==> flow/design.v <==
module invert (input wire i, output wire o);
   assign o = !i;
endmodule
module and2 (input wire i0, i1, output wire o);
  assign o = i0 & i1;
endmodule
module or2 (input wire i0, i1, output wire o);
  assign o = i0 | i1;
endmodule
module xor2 (input wire i0, i1, output wire o);
  assign o = i0 ^ i1;
endmodule
module nand2 (input wire i0, i1, output wire o);
   wire t;
   and2 and2_0 (i0, i1, t);
   invert invert_0 (t, o);
endmodule
module nor2 (input wire i0, i1, output wire o);
   wire t;
   or2 or2_0 (i0, i1, t);
   invert invert_0 (t, o);
endmodule
module xnor2 (input wire i0, i1, output wire o);
   wire t;
   xor2 xor2_0 (i0, i1, t);
   invert invert_0 (t, o);
endmodule
module and3 (input wire i0, i1, i2, output wire o);
   wire t;
   and2 and2_0 (i0, i1, t);
   and2 and2_1 (i2, t, o);
endmodule
module or3 (input wire i0, i1, i2, output wire o);
   wire t;
   or2 or2_0 (i0, i1, t);
   or2 or2_1 (i2, t, o);
endmodule
module nor3 (input wire i0, i1, i2, output wire o);
   wire t;
   or2 or2_0 (i0, i1, t);
   nor2 nor2_0 (i2, t, o);
endmodule
module nand3 (input wire i0, i1, i2, output wire o);
   wire t;
   and2 and2_0 (i0, i1, t);
   nand2 nand2_1 (i2, t, o);
endmodule
module xor3 (input wire i0, i1, i2, output wire o);
   wire t;
   xor2 xor2_0 (i0, i1, t);
   xor2 xor2_1 (i2, t, o);
endmodule
module xnor3 (input wire i0, i1, i2, output wire o);
   wire t;
   xor2 xor2_0 (i0, i1, t);
   xnor2 xnor2_0 (i2, t, o);
endmodule
module mux2 (input wire i0, i1, j, output wire o);
  assign o = (j==0)?i0:i1;
endmodule
module mux3 (input wire [0:2] i, input wire j1, j0, output wire o);
  wire  t;
  mux2 mux2_0 (i[0], i[1], j0, t);
  mux2 mux2_1 (t, i[2], j1, o);
endmodule
module mux4 (input wire [0:3] i, input wire j1, j0, output wire o);
  wire  t0, t1;
  mux2 mux2_0 (i[0], i[1], j1, t0);
  mux2 mux2_1 (i[2], i[3], j1, t1);
  mux2 mux2_2 (t0, t1, j0, o);
endmodule
module mux8 (input wire [0:7] i, input wire j2, j1, j0, output wire o);
  wire  t0, t1;
  mux4 mux4_0 (i[0:3], j2, j1, t0);
  mux4 mux4_1 (i[4:7], j2, j1, t1);
  mux2 mux2_0 (t0, t1, j0, o);
endmodule
module demux2 (input wire i, j, output wire o0, o1);
  assign o0 = (j==0)?i:1'b0;
  assign o1 = (j==1)?i:1'b0;
endmodule
module demux4 (input wire i, j1, j0, output wire [0:3] o);
  wire  t0, t1;
  demux2 demux2_0 (i, j1, t0, t1);
  demux2 demux2_1 (t0, j0, o[0], o[1]);
  demux2 demux2_2 (t1, j0, o[2], o[3]);
endmodule
module demux8 (input wire i, j2, j1, j0, output wire [0:7] o);
  wire  t0, t1;
  demux2 demux2_0 (i, j2, t0, t1);
  demux4 demux4_0 (t0, j1, j0, o[0:3]);
  demux4 demux4_1 (t1, j1, j0, o[4:7]);
endmodule
module df (input wire clk, in, output wire out);
  reg df_out;
  always@(posedge clk) df_out <= in;
  assign out = df_out;
endmodule
module dfr (input wire clk, reset, in, output wire out);
  wire reset_, df_in;
  invert invert_0 (reset, reset_);
  and2 and2_0 (in, reset_, df_in);
  df df_0 (clk, df_in, out);
endmodule
module dfrl (input wire clk, reset, load, in, output wire out);
  wire _in;
  mux2 mux2_0(out, in, load, _in);
  dfr dfr_1(clk, reset, _in, out);
endmodule
module dfs (input wire clk, set, in, output wire out);
  wire dfr_in,dfr_out;
  invert invert_0(in, dfr_in);
  invert invert_1(dfr_out, out);
  dfr dfr_2(clk, set, dfr_in, dfr_out);
endmodule
module dfsl (input wire clk, set, load, in, output wire out);
  wire _in;
  mux2 mux2_0(out, in, load, _in);
  dfs dfs_1(clk, set, _in, out);
endmodule
module fa (input wire i0, i1, cin, output wire sum, cout);
   wire t0, t1, t2;
   xor3 _i0 (i0, i1, cin, sum);
   and2 _i1 (i0, i1, t0);
   and2 _i2 (i1, cin, t1);
   and2 _i3 (cin, i0, t2);
   or3 _i4 (t0, t1, t2, cout);
endmodule
module addsub (input wire addsub, i0, i1, cin, output wire sumdiff, cout);
  wire t;
  fa _i0 (i0, t, cin, sumdiff, cout);
  xor2 _i1 (i1, addsub, t);
endmodule
module nor5 (input wire [0:4] i, output wire o);
  wire t;
  or3 or3_0 (i[0], i[1], i[2], t);
  nor3 nor3_0 (t, i[3], i[4], o);
endmodule
module ir (input wire clk, reset, load, input wire [15:0] din, output wire [15:0] dout);
  dfrl dfrl_0 (clk, reset, load, din['h0], dout['h0]);
  dfrl dfrl_1 (clk, reset, load, din['h1], dout['h1]);
  dfrl dfrl_2 (clk, reset, load, din['h2], dout['h2]);
  dfrl dfrl_3 (clk, reset, load, din['h3], dout['h3]);
  dfrl dfrl_4 (clk, reset, load, din['h4], dout['h4]);
  dfrl dfrl_5 (clk, reset, load, din['h5], dout['h5]);
  dfrl dfrl_6 (clk, reset, load, din['h6], dout['h6]);
  dfrl dfrl_7 (clk, reset, load, din['h7], dout['h7]);
  dfrl dfrl_8 (clk, reset, load, din['h8], dout['h8]);
  dfrl dfrl_9 (clk, reset, load, din['h9], dout['h9]);
  dfrl dfrl_a (clk, reset, load, din['ha], dout['ha]);
  dfrl dfrl_b (clk, reset, load, din['hb], dout['hb]);
  dfrl dfrl_c (clk, reset, load, din['hc], dout['hc]);
  dfrl dfrl_d (clk, reset, load, din['hd], dout['hd]);
  dfrl dfrl_e (clk, reset, load, din['he], dout['he]);
  dfrl dfrl_f (clk, reset, load, din['hf], dout['hf]);
endmodule
module control_logic (input wire clk, reset, input wire [15:0] cur_ins, output wire [2:0] rd_addr_a, rd_addr_b, wr_addr,
  output wire [1:0] op, output wire sel, jump, pc_inc, load_ir, wr_reg);
  wire ld_ins_, alu_ins, s, ld_ins, w, u, el, ef, eo, fi, fo,lo, wr_reg1, wr_reg2;
  invert invert_0(ld_ins,ld_ins_);
  nor5 nor5_11({cur_ins[11],cur_ins[12],cur_ins[13],cur_ins[14],cur_ins[15]}, alu_ins);
  invert invert_1(cur_ins[14],s);
  and2 and2_0(cur_ins[15], s, ld_ins);
  invert invert_2(cur_ins[10],w);
  invert invert_3(cur_ins[15],u);
  and3 and3_0(cur_ins[14], u, ef, jump);
  dfrl dfrl_0(clk, reset, 1'b1, fo, eo);
  or2 or2_0(el, fo, pc_inc);
  assign load_ir = fo;
  dfsl dfsl_0(clk, reset, 1'b1, fi, fo);
  and2 and2_1(eo, ld_ins_, ef);
  and2 and2_2(eo, ld_ins, el);
  and2 and2_3(ef, alu_ins, wr_reg1);
  and2 and2_4(el, ld_ins, wr_reg2);
  or2 or2_1(wr_reg1, wr_reg2, wr_reg);
  nand2 nand2_0(el, ld_ins, sel);
  dfrl dfrl_1(clk, reset, 1'b1, el, lo);
  or2 or2_3(lo, ef, fi);
  assign rd_addr_a = cur_ins[2:0];
  assign rd_addr_b = cur_ins[5:3];
  assign wr_addr = cur_ins[8:6];
  assign op = cur_ins[10:9];
endmodule
module mproc (input wire clk, reset, input wire [15:0] d_in, output wire [6:0] addr, output wire [15:0] d_out);
  wire pc_inc, cout, cout_, sub, sel, sel_addr; wire [2:0] rd_addr_a, rd_addr_b, wr_addr; wire [1:0] op; wire [8:0] _addr;
  wire [15:0] cur_ins, d_out_a, d_out_b;
  and2 and2_0 (jump, cout, sub);
  pc pc_0 (clk, reset, pc_inc, 1'b0, sub, {8'b0, cur_ins[7:0]}, {_addr, addr});
  ir ir_0 (clk, reset, load_ir, d_in, cur_ins);
  control_logic control_logic_0 (clk, reset, cur_ins, rd_addr_a, rd_addr_b, wr_addr, op, sel, jump, pc_inc, load_ir, wr_reg);
  reg_alu reg_alu_0 (clk, reset, sel, wr_reg, op, rd_addr_a, rd_addr_b, wr_addr, d_in, d_out_a, d_out_b, cout);
  assign d_out = d_out_a;
endmodule
Tool chain data of ir. The steps from the RTL of ir to its reports follow in flow order. Line numbers count from 1 in the design file above. Operators carry their Yosys type and port widths (W data, S select, Z words). A cell with n/a has no value.

Design top: ir. Clock: clk. Standard-cell library: sky130hd. Timing corner: tt_025C_1v80.

Word level. Counts by Yosys on the flattened word-level netlist (proc, flatten, opt, wreduce; memories kept). Register bits leave out memories and registers merged into their read ports (data or address); mux counts leave out enables and synchronous resets folded into registers. Print and check cells are left out. Cells with the same type and inputs are merged into one.

The entry for bits in latches reads 0. The entry for clocked read ports x word width reads 0. For bits in writable memories the number is 0. Under input port bits stands 19. The figure for flip-flop bits (word level) is 16. ROM bits: 0. The figure for cells after elaboration is 49. For memory cells the number is 0. Under output and inout port bits stands 16.

The entry for shift-type cells reads 0. Under multiply operators stands 0. The entry for divide/modulo/power cells reads 0. Bitwise gates (word level): 16. For equality and inequality tests the number is 0. For reduce/logical cells the number is 1. The entry for multiplexer cells reads 16. Under magnitude comparators stands 0. For add/subtract/negate cells the number is 0.

Operator list (count): $and A1 B1 Y1 (16); $mux W1 (16); $logic_not A1 Y1 (1).

Longest topological paths. Longest topological path by Yosys (ltp), each cell counted once; first at word level (registers and memories cut), then after technology mapping (sequential cells cut; the memories' decode and read muxes count).

The figure for word-level depth is 2. For ABC_AREA the number is 0. Under gate-level depth with buffers stands 4. The entry for mapped depth without buffers reads 2.

Mapped cells and area. Yosys stat after the flow's synthesis: flattened, memories mapped to cells. It holds for the ABC_AREA given above (unset counts as 0); a run with the other value may have another netlist.

Cells by type: sky130_fd_sc_hd__dfxtp_1 (count 16, area in all 320.307 um^2); sky130_fd_sc_hd__mux2i_1 (count 16, area in all 160.154 um^2); sky130_fd_sc_hd__buf_4 (count 16, area in all 120.115 um^2); sky130_fd_sc_hd__nor2_1 (count 16, area in all 60.058 um^2); sky130_fd_sc_hd__buf_12 (count 1, area in all 20.019 um^2); sky130_fd_sc_hd__buf_6 (count 1, area in all 11.261 um^2); sky130_fd_sc_hd__buf_2 (count 1, area in all 5.005 um^2); sky130_fd_sc_hd__buf_1 (count 1, area in all 3.754 um^2).

Mapped cells: 68. Under area of sequential cells stands 320.3 um^2. The entry for mapped flip-flops reads 16. For chip area (Yosys) the number is 700.7 um^2.

By module: a second synthesis without flattening, with its own total; a netlist apart from the flattened one above.

Under cell total of the unflattened synthesis stands 64. The figure for area (unflattened synthesis) is 720.7 um^2.

Rows give one instance, submodules left out.

By module: df (cells 1, area 20.0 um^2, times used 16); mux2 (cells 1, area 15.0 um^2, times used 16); and2 (cells 1, area 6.3 um^2, times used 16); invert (cells 1, area 3.8 um^2, times used 16); dfr (cells 0, area 0.0 um^2, times used 16); dfrl (cells 0, area 0.0 um^2, times used 16); ir (cells 0, area 0.0 um^2, times used 1).

Worst setup path after synthesis. OpenSTA on the mapped netlist: ideal clock, no wires. The path of least setup slack (recovery checks aside). Input and output delay are each 20% of the period. Register names are those of the netlist, which keeps one name where synthesis merged equal registers.

Kind: in2reg. Start point: input port load. End point: register dfrl_1.dfr_1.df_0.df_out. Under buffers on the path stands 2. The entry for setup slack reads 0.206 ns. Under data required time stands 0.869 ns. The figure for external input delay is 0.197 ns. For setup time the number is 0.117 ns. Under delay of the path stands 0.582 ns. The entry for stages on the path reads 4. For period the number is 0.986 ns. The figure for data arrival time is 0.662 ns. Under synthesis period reached stands 0.78 ns.

"delay of the path" is the arrival time less input delay plus setup time. "stages on the path" counts driving pins, that of a launching flip-flop among them; a cell with two outputs on the path counts twice. "synthesis period reached" is the clock period less the worst setup slack; recovery checks do not enter. This is arithmetic on one report: input and output delays are still those of the set period (20% each). Between the ends stands the longest chain of elaborated cells between them, by number of cells; it is not shown to be the way that was timed. Of several equally long chains one is given. A line is the first line of the expression or statement that the cell stems from. Yosys adds cells for indexed reads and writes and turns some case tables into memories.

Cell sequence: sky130_fd_sc_hd__buf_6 -> sky130_fd_sc_hd__buf_12 -> sky130_fd_sc_hd__mux2i_1 -> sky130_fd_sc_hd__nor2_1. Under cells in the longest elaborated chain stands 2.

Ends and longest elaborated chain, after synthesis: from (decl) (RTL line 139) `module ir (input wire clk, reset, load, input wire [15:0] din, output wire [15:0] dout);`; $mux W1 (RTL line 59) `assign o = (j==0)?i0:i1;`; $and A1 B1 Y1 (RTL line 5) `assign o = i0 & i1;`; to (assign) (RTL line 96) `always@(posedge clk) df_out <= in;`; to (decl) (RTL line 95) `reg df_out;`.

Worst path after layout. Path of least setup slack in the final report of run 1 (OpenROAD, finished layout, wires in). Where an end is a register, its clock arrival counts in the times.

Kind: reg2out. Start point: register dfrl_4.dfr_1.df_0.df_out. End point: output port dout[4]. The entry for setup slack reads -0.06 ns. The figure for data arrival time is 0.74 ns. Under data required time stands 0.68 ns. Under buffers on the path stands 1. For output delay the number is 0.17 ns. For period the number is 0.855 ns. The entry for stages on the path reads 2.

Cell sequence: sky130_fd_sc_hd__dfxtp_2 -> sky130_fd_sc_hd__buf_6. Under cells in the longest elaborated chain stands 0.

Ends and longest elaborated chain, post-layout: from (decl) (RTL line 95) `reg df_out;`; from (assign) (RTL line 96) `always@(posedge clk) df_out <= in;`; to (decl) (RTL line 139) `module ir (input wire clk, reset, load, input wire [15:0] din, output wire [15:0] dout);`.

## Implementation results

Flow measurements of ir on sky130hd: 2 stored runs with different settings, listed in no order. Input and output delays are each 20% of the period that was set; the output load is 0.01 pF. "period reached" is the run's clock period less its worst setup slack. It is reckoned from that one timing run; input and output delays stay at 20% of the period that was set. "time of the worst setup path" is the time allowed to the run's worst setup path (the clock period less input and output delay, where it has them) less its slack. Clock arrival times count: a late capture clock shortens it, a late launch clock lengthens it. By "total power after layout" is meant OpenSTA's value without simulated activity: inputs other than the clock are taken to toggle once in ten clock periods, and the tool carries that through the logic.

Files of run 1:
==> flow/run.sh <==
#!/bin/bash
# the make line also repeats the synthesis and layout settings of config.mk as NAME=value (left out here)
make -C /OpenROAD-flow-scripts/flow DESIGN_CONFIG=/design/flow/config.mk WORK_HOME=/design/flow/orfs CLKGATE_MAP_FILE= finish
==> flow/config.mk <==
export PLATFORM = sky130hd
export DESIGN_NAME = ir
export DESIGN_NICKNAME = ir
export VERILOG_FILES = /design/flow/design.v
export SDC_FILE = /design/flow/constraint.sdc
export NUM_CORES = 4
export LEC_CHECK = 0
export CAP_MARGIN = 20
export CORE_MARGIN = 2
export CORE_UTILIZATION = 40
export SETUP_SLACK_MARGIN = 0.21
export SLEW_MARGIN = 20
==> flow/constraint.sdc <==
create_clock -name core_clock -period 0.855 [get_ports {clk}]
set_input_delay 0.1710 -clock core_clock [delete_from_list [all_inputs] [get_ports {clk}]]
set_output_delay 0.1710 -clock core_clock [all_outputs]
set_load 0.01 [all_outputs]

Results of run 1. The measured synthesized cell area is 700.7 um^2. The die footprint is 2102.7 um^2. The measured standard-cell area after layout is 1087.3 um^2. For the post-route utilization the run shows 0.644. For the setup slack of the worst path the run shows -0.056 ns. The summed negative setup slack stands at -0.788 ns. For the final worst hold slack the run shows 0.365 ns. The total power after layout comes to 1690 µW. The measured period reached is 0.911 ns. The time of the worst setup path stands at 0.74 ns. Critical path type: reg2out.

Files of run 2:
==> flow/run.sh <==
#!/bin/bash
# the make line also repeats the synthesis and layout settings of config.mk as NAME=value (left out here)
make -C /OpenROAD-flow-scripts/flow DESIGN_CONFIG=/design/flow/config.mk WORK_HOME=/design/flow/orfs CLKGATE_MAP_FILE= finish
==> flow/config.mk <==
export PLATFORM = sky130hd
export DESIGN_NAME = ir
export DESIGN_NICKNAME = ir
export VERILOG_FILES = /design/flow/design.v
export SDC_FILE = /design/flow/constraint.sdc
export NUM_CORES = 4
export LEC_CHECK = 0
export ABC_AREA = 0
export CAP_MARGIN = 20
export CORE_MARGIN = 2
export CORE_UTILIZATION = 57
export CTS_CLUSTER_DIAMETER = 211
export HOLD_SLACK_MARGIN = 0.17
export PLACE_DENSITY_LB_ADDON = 0.0
export SETUP_SLACK_MARGIN = 0.18
export SLEW_MARGIN = 40
export TNS_END_PERCENT = 50
==> flow/constraint.sdc <==
create_clock -name core_clock -period 1.23 [get_ports {clk}]
set_input_delay 0.2460 -clock core_clock [delete_from_list [all_inputs] [get_ports {clk}]]
set_output_delay 0.2460 -clock core_clock [all_outputs]
set_load 0.01 [all_outputs]

Results of run 2. The measured synthesized cell area is 700.7 um^2. The die footprint is 1525.7 um^2. The measured standard-cell area after layout is 917.1 um^2. For the post-route utilization the run shows 0.814. For the setup slack of the worst path the run shows 0.157 ns. The summed negative setup slack stands at 0.000 ns. For the final worst hold slack the run shows 0.486 ns. The total power after layout comes to 1087 µW. The measured period reached is 1.073 ns. The time of the worst setup path stands at 0.83 ns. Critical path type: reg2out.
