==> flow/design.v <==
module alu_slice (input wire [1:0] op, input wire i0, i1, cin, output wire o, cout);
   wire t_sumdiff, t_and, t_or, t_andor;
   addsub _i0 (op[0], i0, i1, cin, t_sumdiff, cout);
   and2 _i1 (i0, i1, t_and);
   or2 _i2 (i0, i1, t_or);
   mux2 _i3 (t_and, t_or, op[0], t_andor);
   mux2 _i4 (t_sumdiff, t_andor, op[1], o);
endmodule
module alu (input wire [1:0] op, input wire [15:0] i0, i1,
    output wire [15:0] o, output wire cout);
   wire	[14:0] c;
   alu_slice _i0 (op, i0[0], i1[0], op[0] , o[0], c[0]);
   alu_slice _i1 (op, i0[1], i1[1], c[0], o[1], c[1]);
   alu_slice _i2 (op, i0[2], i1[2], c[1], o[2], c[2]);
   alu_slice _i3 (op, i0[3], i1[3], c[2], o[3], c[3]);
   alu_slice _i4 (op, i0[4], i1[4], c[3], o[4], c[4]);
   alu_slice _i5 (op, i0[5], i1[5], c[4], o[5], c[5]);
   alu_slice _i6 (op, i0[6], i1[6], c[5], o[6], c[6]);
   alu_slice _i7 (op, i0[7], i1[7], c[6], o[7], c[7]);
   alu_slice _i8 (op, i0[8], i1[8], c[7], o[8], c[8]);
   alu_slice _i9 (op, i0[9], i1[9], c[8], o[9], c[9]);
   alu_slice _i10 (op, i0[10], i1[10], c[9] , o[10], c[10]);
   alu_slice _i11 (op, i0[11], i1[11], c[10], o[11], c[11]);
   alu_slice _i12 (op, i0[12], i1[12], c[11], o[12], c[12]);
   alu_slice _i13 (op, i0[13], i1[13], c[12], o[13], c[13]);
   alu_slice _i14 (op, i0[14], i1[14], c[13], o[14], c[14]);
   alu_slice _i15 (op, i0[15], i1[15], c[14], o[15], cout);
endmodule
module invert (input wire i, output wire o);
   assign o = !i;
endmodule
module and2 (input wire i0, i1, output wire o);
  assign o = i0 & i1;
endmodule
module or2 (input wire i0, i1, output wire o);
  assign o = i0 | i1;
endmodule
module xor2 (input wire i0, i1, output wire o);
  assign o = i0 ^ i1;
endmodule
module nand2 (input wire i0, i1, output wire o);
   wire t;
   and2 and2_0 (i0, i1, t);
   invert invert_0 (t, o);
endmodule
module nor2 (input wire i0, i1, output wire o);
   wire t;
   or2 or2_0 (i0, i1, t);
   invert invert_0 (t, o);
endmodule
module xnor2 (input wire i0, i1, output wire o);
   wire t;
   xor2 xor2_0 (i0, i1, t);
   invert invert_0 (t, o);
endmodule
module and3 (input wire i0, i1, i2, output wire o);
   wire t;
   and2 and2_0 (i0, i1, t);
   and2 and2_1 (i2, t, o);
endmodule
module or3 (input wire i0, i1, i2, output wire o);
   wire t;
   or2 or2_0 (i0, i1, t);
   or2 or2_1 (i2, t, o);
endmodule
module nor3 (input wire i0, i1, i2, output wire o);
   wire t;
   or2 or2_0 (i0, i1, t);
   nor2 nor2_0 (i2, t, o);
endmodule
module nand3 (input wire i0, i1, i2, output wire o);
   wire t;
   and2 and2_0 (i0, i1, t);
   nand2 nand2_1 (i2, t, o);
endmodule
module xor3 (input wire i0, i1, i2, output wire o);
   wire t;
   xor2 xor2_0 (i0, i1, t);
   xor2 xor2_1 (i2, t, o);
endmodule
module xnor3 (input wire i0, i1, i2, output wire o);
   wire t;
   xor2 xor2_0 (i0, i1, t);
   xnor2 xnor2_0 (i2, t, o);
endmodule
module mux2 (input wire i0, i1, j, output wire o);
  assign o = (j==0)?i0:i1;
endmodule
module mux3 (input wire [0:2] i, input wire j1, j0, output wire o);
  wire  t;
  mux2 mux2_0 (i[0], i[1], j0, t);
  mux2 mux2_1 (t, i[2], j1, o);
endmodule
module mux4 (input wire [0:3] i, input wire j1, j0, output wire o);
  wire  t0, t1;
  mux2 mux2_0 (i[0], i[1], j1, t0);
  mux2 mux2_1 (i[2], i[3], j1, t1);
  mux2 mux2_2 (t0, t1, j0, o);
endmodule
module mux8 (input wire [0:7] i, input wire j2, j1, j0, output wire o);
  wire  t0, t1;
  mux4 mux4_0 (i[0:3], j2, j1, t0);
  mux4 mux4_1 (i[4:7], j2, j1, t1);
  mux2 mux2_0 (t0, t1, j0, o);
endmodule
module demux2 (input wire i, j, output wire o0, o1);
  assign o0 = (j==0)?i:1'b0;
  assign o1 = (j==1)?i:1'b0;
endmodule
module demux4 (input wire i, j1, j0, output wire [0:3] o);
  wire  t0, t1;
  demux2 demux2_0 (i, j1, t0, t1);
  demux2 demux2_1 (t0, j0, o[0], o[1]);
  demux2 demux2_2 (t1, j0, o[2], o[3]);
endmodule
module demux8 (input wire i, j2, j1, j0, output wire [0:7] o);
  wire  t0, t1;
  demux2 demux2_0 (i, j2, t0, t1);
  demux4 demux4_0 (t0, j1, j0, o[0:3]);
  demux4 demux4_1 (t1, j1, j0, o[4:7]);
endmodule
module df (input wire clk, in, output wire out);
  reg df_out;
  always@(posedge clk) df_out <= in;
  assign out = df_out;
endmodule
module dfr (input wire clk, reset, in, output wire out);
  wire reset_, df_in;
  invert invert_0 (reset, reset_);
  and2 and2_0 (in, reset_, df_in);
  df df_0 (clk, df_in, out);
endmodule
module dfrl (input wire clk, reset, load, in, output wire out);
  wire _in;
  mux2 mux2_0(out, in, load, _in);
  dfr dfr_1(clk, reset, _in, out);
endmodule
module dfs (input wire clk, set, in, output wire out);
  wire dfr_in,dfr_out;
  invert invert_0(in, dfr_in);
  invert invert_1(dfr_out, out);
  dfr dfr_2(clk, set, dfr_in, dfr_out);
endmodule
module dfsl (input wire clk, set, load, in, output wire out);
  wire _in;
  mux2 mux2_0(out, in, load, _in);
  dfs dfs_1(clk, set, _in, out);
endmodule
module fa (input wire i0, i1, cin, output wire sum, cout);
   wire t0, t1, t2;
   xor3 _i0 (i0, i1, cin, sum);
   and2 _i1 (i0, i1, t0);
   and2 _i2 (i1, cin, t1);
   and2 _i3 (cin, i0, t2);
   or3 _i4 (t0, t1, t2, cout);
endmodule
module addsub (input wire addsub, i0, i1, cin, output wire sumdiff, cout);
  wire t;
  fa _i0 (i0, t, cin, sumdiff, cout);
  xor2 _i1 (i1, addsub, t);
endmodule
module dfrl_16 (input wire  clk, reset, load, input wire [0:15] in, output wire [0:15] out);
  dfrl dfrl_0(clk, reset, load, in[0], out[0]);
  dfrl dfrl_1(clk, reset, load, in[1], out[1]);
  dfrl dfrl_2(clk, reset, load, in[2], out[2]);
  dfrl dfrl_3(clk, reset, load, in[3], out[3]);
  dfrl dfrl_4(clk, reset, load, in[4], out[4]);
  dfrl dfrl_5(clk, reset, load, in[5], out[5]);
  dfrl dfrl_6(clk, reset, load, in[6], out[6]);
  dfrl dfrl_7(clk, reset, load, in[7], out[7]);
  dfrl dfrl_8(clk, reset, load, in[8], out[8]);
  dfrl dfrl_9(clk, reset, load, in[9], out[9]);
  dfrl dfrl_10(clk, reset, load, in[10], out[10]);
  dfrl dfrl_11(clk, reset, load, in[11], out[11]);
  dfrl dfrl_12(clk, reset, load, in[12], out[12]);
  dfrl dfrl_13(clk, reset, load, in[13], out[13]);
  dfrl dfrl_14(clk, reset, load, in[14], out[14]);
  dfrl dfrl_15(clk, reset, load, in[15], out[15]);
endmodule
module mux2_16 (input wire [15:0] i0, i1, input wire j, output wire [15:0] o);
  mux2 mux2_0 (i0[0], i1[0], j, o[0]);
  mux2 mux2_1 (i0[1], i1[1], j, o[1]);
  mux2 mux2_2 (i0[2], i1[2], j, o[2]);
  mux2 mux2_3 (i0[3], i1[3], j, o[3]);
  mux2 mux2_4 (i0[4], i1[4], j, o[4]);
  mux2 mux2_5 (i0[5], i1[5], j, o[5]);
  mux2 mux2_6 (i0[6], i1[6], j, o[6]);
  mux2 mux2_7 (i0[7], i1[7], j, o[7]);
  mux2 mux2_8 (i0[8], i1[8], j, o[8]);
  mux2 mux2_9 (i0[9], i1[9], j, o[9]);
  mux2 mux2_10 (i0[10], i1[10], j, o[10]);
  mux2 mux2_11 (i0[11], i1[11], j, o[11]);
  mux2 mux2_12 (i0[12], i1[12], j, o[12]);
  mux2 mux2_13 (i0[13], i1[13], j, o[13]);
  mux2 mux2_14 (i0[14], i1[14], j, o[14]);
  mux2 mux2_15 (i0[15], i1[15], j, o[15]);
endmodule
module mux8_16 (input wire [0:15] i0, i1, i2, i3, i4, i5, i6, i7, input wire [0:2] j, output wire [0:15] o);
  mux8 mux8_0({i0[0], i1[0], i2[0], i3[0], i4[0], i5[0], i6[0], i7[0]}, j[0], j[1], j[2], o[0]);
  mux8 mux8_1({i0[1], i1[1], i2[1], i3[1], i4[1], i5[1], i6[1], i7[1]}, j[0], j[1], j[2], o[1]);
  mux8 mux8_2({i0[2], i1[2], i2[2], i3[2], i4[2], i5[2], i6[2], i7[2]}, j[0], j[1], j[2], o[2]);
  mux8 mux8_3({i0[3], i1[3], i2[3], i3[3], i4[3], i5[3], i6[3], i7[3]}, j[0], j[1], j[2], o[3]);
  mux8 mux8_4({i0[4], i1[4], i2[4], i3[4], i4[4], i5[4], i6[4], i7[4]}, j[0], j[1], j[2], o[4]);
  mux8 mux8_5({i0[5], i1[5], i2[5], i3[5], i4[5], i5[5], i6[5], i7[5]}, j[0], j[1], j[2], o[5]);
  mux8 mux8_6({i0[6], i1[6], i2[6], i3[6], i4[6], i5[6], i6[6], i7[6]}, j[0], j[1], j[2], o[6]);
  mux8 mux8_7({i0[7], i1[7], i2[7], i3[7], i4[7], i5[7], i6[7], i7[7]}, j[0], j[1], j[2], o[7]);
  mux8 mux8_8({i0[8], i1[8], i2[8], i3[8], i4[8], i5[8], i6[8], i7[8]}, j[0], j[1], j[2], o[8]);
  mux8 mux8_9({i0[9], i1[9], i2[9], i3[9], i4[9], i5[9], i6[9], i7[9]}, j[0], j[1], j[2], o[9]);
  mux8 mux8_10({i0[10], i1[10], i2[10], i3[10], i4[10], i5[10], i6[10], i7[10]}, j[0], j[1], j[2], o[10]);
  mux8 mux8_11({i0[11], i1[11], i2[11], i3[11], i4[11], i5[11], i6[11], i7[11]}, j[0], j[1], j[2], o[11]);
  mux8 mux8_12({i0[12], i1[12], i2[12], i3[12], i4[12], i5[12], i6[12], i7[12]}, j[0], j[1], j[2], o[12]);
  mux8 mux8_13({i0[13], i1[13], i2[13], i3[13], i4[13], i5[13], i6[13], i7[13]}, j[0], j[1], j[2], o[13]);
  mux8 mux8_14({i0[14], i1[14], i2[14], i3[14], i4[14], i5[14], i6[14], i7[14]}, j[0], j[1], j[2], o[14]);
  mux8 mux8_15({i0[15], i1[15], i2[15], i3[15], i4[15], i5[15], i6[15], i7[15]}, j[0], j[1], j[2], o[15]);
endmodule
module reg_file (input wire  clk, reset, wr, input wire [0:2] rd_addr_a, rd_addr_b, wr_addr, input wire [0:15] d_in, output wire [0:15] d_out_a, d_out_b);
  wire [0:7] load;
  wire [0:15] dout_0, dout_1, dout_2, dout_3, dout_4, dout_5, dout_6, dout_7;
  dfrl_16 dfrl_16_0(clk, reset, load[0], d_in, dout_0);
  dfrl_16 dfrl_16_1(clk, reset, load[1], d_in, dout_1);
  dfrl_16 dfrl_16_2(clk, reset, load[2], d_in, dout_2);
  dfrl_16 dfrl_16_3(clk, reset, load[3], d_in, dout_3);
  dfrl_16 dfrl_16_4(clk, reset, load[4], d_in, dout_4);
  dfrl_16 dfrl_16_5(clk, reset, load[5], d_in, dout_5);
  dfrl_16 dfrl_16_6(clk, reset, load[6], d_in, dout_6);
  dfrl_16 dfrl_16_7(clk, reset, load[7], d_in, dout_7);
  demux8 demux8_0(wr, wr_addr[2], wr_addr[1], wr_addr[0], load);
  mux8_16 mux8_16_9(dout_0, dout_1, dout_2, dout_3, dout_4, dout_5, dout_6, dout_7, rd_addr_a, d_out_a);
  mux8_16 mux8_16_10(dout_0, dout_1, dout_2, dout_3, dout_4, dout_5, dout_6, dout_7, rd_addr_b, d_out_b);
endmodule
module reg_alu (input wire clk, reset, sel, wr,   input wire [1:0] op, input wire [2:0] rd_addr_a,
  rd_addr_b, wr_addr, input wire [15:0] d_in, output wire [15:0] d_out_a, d_out_b, output wire cout);
  wire [15:0] d_in_alu, d_in_reg, pc_in, pc_out, alu_in_a, alu_in_b;
  wire cout_0;
  reg_file reg_file_0 (clk, reset, wr, rd_addr_a, rd_addr_b, wr_addr, d_in_reg,  alu_in_a, alu_in_b);
  mux2_16 mux2_16_0 (d_in, d_in_alu, sel, d_in_reg);
  alu alu_0 (op, alu_in_a, alu_in_b, d_in_alu, cout_0);
  dfrl dfrl_0 (clk, reset,  1'b1, cout_0, cout);
endmodule
### From RTL to reports: reg_alu

The steps from the RTL of reg_alu to its reports follow in flow order.
Lines are those of the file above, counted from 1.
Library cell names are shortened.
Not given: n/a

* top module: reg_alu
* clock input: clk
* standard-cell library: sky130hd
* library corner: tt_025C_1v80

### Elaborated design

Yosys after proc, flatten, opt, wreduce and memory -nomap, before mapping. Enables and synchronous resets that opt folds into registers are not counted as muxes. Memory bits, and registers merged into a memory's read port (data or address), are not among the register bits. Print and check cells are not counted. Equal cells are merged and count once.

* mux-type cells: 414
* bitwise logic cells: 289
* reductions and logical operators: 1

Operators with widths (count)
* 2-to-1 mux 1 bit: 414
* AND 1 bit: 193
* OR 1 bit: 48
* bitwise XOR 1 bit: 48
* logical NOT 1 bit: 1

* register bits after elaboration: 129
* input port bits: 31
* output and inout port bits: 33
* elaborated cells: 833

### Logic depth

Yosys ltp: most cells in a row. Word level: on the elaborated netlist, between registers, memories and ports. Mapped: between sequential cells and ports; inverters and the memories' decode and read muxes count.

* depth in word-level cells: 54
* ABC_AREA: 0
* depth in mapped cells: 25

### Mapped cells and area

The flow's flattened synthesis, as Yosys stat reports it; memories are mapped. The netlist is that of the ABC_AREA named above (0 if unset); the other value can give another one.

Cells by type
* dfxtp_1: count 129, area in all 2.58E+03 µm²
* mux4_2: count 64, area in all 1.44E+03 µm²
* a32o_1: count 76, area in all 760.73 µm²
* mux2_2: count 30, area in all 337.824 µm²
* o211ai_1: count 45, area in all 337.824 µm²
* a21oi_1: count 61, area in all 305.293 µm²
* fa_1: count 15, area in all 300.288 µm²
* buf_4: count 32, area in all 240.23 µm²
* nand2_1: count 50, area in all 187.68 µm²
* maj3_2: count 14, area in all 157.651 µm²
* clkbuf_1: count 40, area in all 150.144 µm²
* xnor2_1: count 15, area in all 131.376 µm²
* nor2_1: count 32, area in all 120.115 µm²
* or2_4: count 11, area in all 96.342 µm²
* o21ai_0: count 16, area in all 80.077 µm²
* buf_6: count 7, area in all 78.826 µm²
* inv_1: count 14, area in all 52.55 µm²
* a211oi_1: count 6, area in all 45.043 µm²

Other cell types: 18; their cells: 37.

* standard cells after synthesis: 694
* mapped area: 7624.8 µm²
* flip-flop cells: 129

The figures by module come from a second, unflattened synthesis with its own total; it is not the netlist above.

* cell total of the unflattened synthesis: 996
* area total of the unflattened synthesis: 11377.2 µm²

Each row is one instance without its submodules.

By module
* mux2: instances 401, cells 1, area 15.0 µm²
* df: instances 129, cells 1, area 20.0 µm²
* and2: instances 193, cells 1, area 6.3 µm²
* invert: instances 129, cells 1, area 3.8 µm²
* xor2: instances 48, cells 1, area 8.8 µm²
* or2: instances 48, cells 1, area 6.3 µm²
* reg_alu: instances 1, cells 34, area 247.7 µm²
* demux2: instances 7, cells 2, area 16.3 µm²
* addsub: instances 16, cells 0, area 0.0 µm²
* alu: instances 1, cells 0, area 0.0 µm²
* alu_slice: instances 16, cells 0, area 0.0 µm²
* demux4: instances 2, cells 0, area 0.0 µm²
* demux8: instances 1, cells 0, area 0.0 µm²
* dfr: instances 129, cells 0, area 0.0 µm²

Modules not listed: 10.

### Worst setup path after synthesis

Source: OpenSTA report_checks on the synthesized netlist (no wires, ideal clock, input and output delay 20% of the period each), path of least setup slack; recovery checks are left aside. Register names are those of the netlist, which keeps one name where synthesis merged equal registers.

* path type: input -> register
* start point: input rd_addr_b[0]
* end point: register reg_file_0.dfrl_16_5.dfrl_0.dfr_1.df_0.df_out
* clock period: 13.9 ns
* input delay: 2.780 ns
* setup time: 0.070 ns
* launch time at the first pin: 2.780 ns
* arrival time: 11.596 ns
* required time: 13.830 ns
* setup slack: 2.234 ns
* path delay: 8.886 ns
* stages: 24
* synthesis period reached: 11.666 ns

"path delay" = arrival - input delay + setup time.
"stages": output pins that drive a net of the path, with the launching flip-flop's if there is one; two outputs of one cell count as two.
"synthesis period reached" is the clock period less the worst setup slack; recovery checks do not enter. This is arithmetic on one report: input and output delays are still those of the set period (20% each).
Between the ends stands the longest chain of elaborated cells between them, by number of cells; it is not shown to be the way that was timed. Of several equally long chains one is given.
Each line given opens the expression or statement behind the cell; cells for indexed reads and writes are added by Yosys, which also makes memories of some case tables.

* path through: clkbuf_1 clkbuf_1 mux4_2 mux2_2 xnor2_1 fa_1 fa_1 fa_1 fa_1 fa_1 fa_1 fa_1 fa_1 fa_1 fa_1 fa_1 fa_1 fa_1 fa_1 fa_1 nor2_1 a21oi_1 o211ai_1 a21oi_1
* length of the longest elaborated chain: 52
* elaborated cells on any way between the ends: 115
* source lines of those cells: 4
* those cells by class: mux: 20; logic: 95

Ends and longest elaborated chain, after synthesis
* start, declared: line 232 `rd_addr_b, wr_addr, input wire [15:0] d_in, output wire [15:0] d_out_a, d_out_b, output wire cout);`
* 2-to-1 mux 1 bit: line 87 `assign o = (j==0)?i0:i1;`
* bitwise XOR 1 bit: line 39 `assign o = i0 ^ i1;`
* AND 1 bit: line 33 `assign o = i0 & i1;`
* OR 1 bit x2: line 36 `assign o = i0 | i1;`
* AND 1 bit: line 33
* OR 1 bit x2: line 36
* AND 1 bit: line 33
* [... 32 more ...]
* AND 1 bit: line 33
* OR 1 bit x2: line 36
* AND 1 bit: line 33
* OR 1 bit x2: line 36
* bitwise XOR 1 bit: line 39
* 2-to-1 mux 1 bit x3: line 87
* AND 1 bit: line 33
* end, assigned: line 124 `always@(posedge clk) df_out <= in;`
* end, declared: line 123 `reg df_out;`

### Path in the finished layout

From the final timing report of job 1: the path of least setup slack in the routed layout; clock arrival at registers is part of the times.

* path type: input -> register
* start point: input rd_addr_b[0]
* end point: register reg_file_0.dfrl_16_6.dfrl_0.dfr_1.df_0.df_out
* clock period: 23.3 ns
* input delay: 4.66 ns
* setup time: 0.07 ns
* launch time at the first pin: 4.66 ns
* arrival time: 14.49 ns
* required time: 23.65 ns
* setup slack: 9.16 ns
* stages: 24

Between the ends stands the longest chain of elaborated cells between them, by number of cells; it is not shown to be the way that was timed. Of several equally long chains one is given.

* path through: clkdlybuf4s50_1 buf_4 mux4_2 mux2i_1 o21ai_0 fa_1 fa_1 fa_1 fa_1 fa_1 fa_1 fa_1 fa_1 fa_1 fa_1 fa_1 fa_1 fa_1 fa_1 fa_1 nor2_1 a21oi_1 o211ai_1 a21oi_1
* length of the longest elaborated chain: 52
* elaborated cells on any way between the ends: 115
* source lines of those cells: 4
* those cells by class: mux: 20; logic: 95

Ends and longest elaborated chain, post-layout
* start, declared: line 232 `rd_addr_b, wr_addr, input wire [15:0] d_in, output wire [15:0] d_out_a, d_out_b, output wire cout);`
* 2-to-1 mux 1 bit: line 87 `assign o = (j==0)?i0:i1;`
* bitwise XOR 1 bit: line 39 `assign o = i0 ^ i1;`
* AND 1 bit: line 33 `assign o = i0 & i1;`
* OR 1 bit x2: line 36 `assign o = i0 | i1;`
* AND 1 bit: line 33
* OR 1 bit x2: line 36
* AND 1 bit: line 33
* [... 32 more ...]
* AND 1 bit: line 33
* OR 1 bit x2: line 36
* AND 1 bit: line 33
* OR 1 bit x2: line 36
* bitwise XOR 1 bit: line 39
* 2-to-1 mux 1 bit x3: line 87
* AND 1 bit: line 33
* end, assigned: line 124 `always@(posedge clk) df_out <= in;`
* end, declared: line 123 `reg df_out;`

Subject: reg_alu on sky130hd, stored results

Hello all,

Top module reg_alu; platform sky130hd; tools Yosys and OpenROAD; 2 stored runs in no particular order. Input and output delays are each 20% of the period that was set; the output load is 0.01 pF.
By "reached clock period" is meant the clock period of the run minus its worst setup slack. This is arithmetic on one report: input and output delays are still those of the set period (20% each).
"time on the worst setup path": the worst setup path's part of the clock period (all of it between registers, 20% less for each end at a port) less its slack. A launch clock that arrives late makes it longer, a capture clock that arrives late makes it shorter.
"power" is the tool's figure for a default switching activity; nothing was simulated.

### Job 1

Settings: `period_ns=23.3`, `CORE_UTILIZATION=59`, `SETUP_SLACK_MARGIN=1.22`, `PLACE_DENSITY_LB_ADDON=0.22`, `GPL_ROUTABILITY_DRIVEN=1`, `SLEW_MARGIN=15`, `MAX_ROUTING_LAYER=met5`, `CAP_MARGIN=20`, `CORE_MARGIN=2`

- Standard-cell area after layout: 8488.1 µm²
- Worst hold slack after layout: 0.471 ns
- Die outline area: 13848.6 µm²
- Synthesis area: 7624.8 µm²
- Time on the worst setup path: 9.48 ns
- Critical path kind: input -> register
- Power: 560.9 µW
- Utilization after routing: 67.3 %
- Reached clock period: 14.141 ns
- Setup slack of the critical path: 9.159 ns
- Final setup TNS: 0.000 ns

### Job 2

Settings: `period_ns=17.6`, `CORE_UTILIZATION=50`, `CORE_MARGIN=10`, `GPL_TIMING_DRIVEN=1`, `GPL_ROUTABILITY_DRIVEN=1`, `CAP_MARGIN=5`, `MAX_ROUTING_LAYER=met5`, `SLEW_MARGIN=20`

- Standard-cell area after layout: 8559.5 µm²
- Worst hold slack after layout: 0.474 ns
- Die outline area: 20589.4 µm²
- Synthesis area: 7624.8 µm²
- Time on the worst setup path: 9.55 ns
- Critical path kind: input -> register
- Power: 752 µW
- Utilization after routing: 56.7 %
- Reached clock period: 13.073 ns
- Setup slack of the critical path: 4.527 ns
- Final setup TNS: 0.000 ns

Thanks
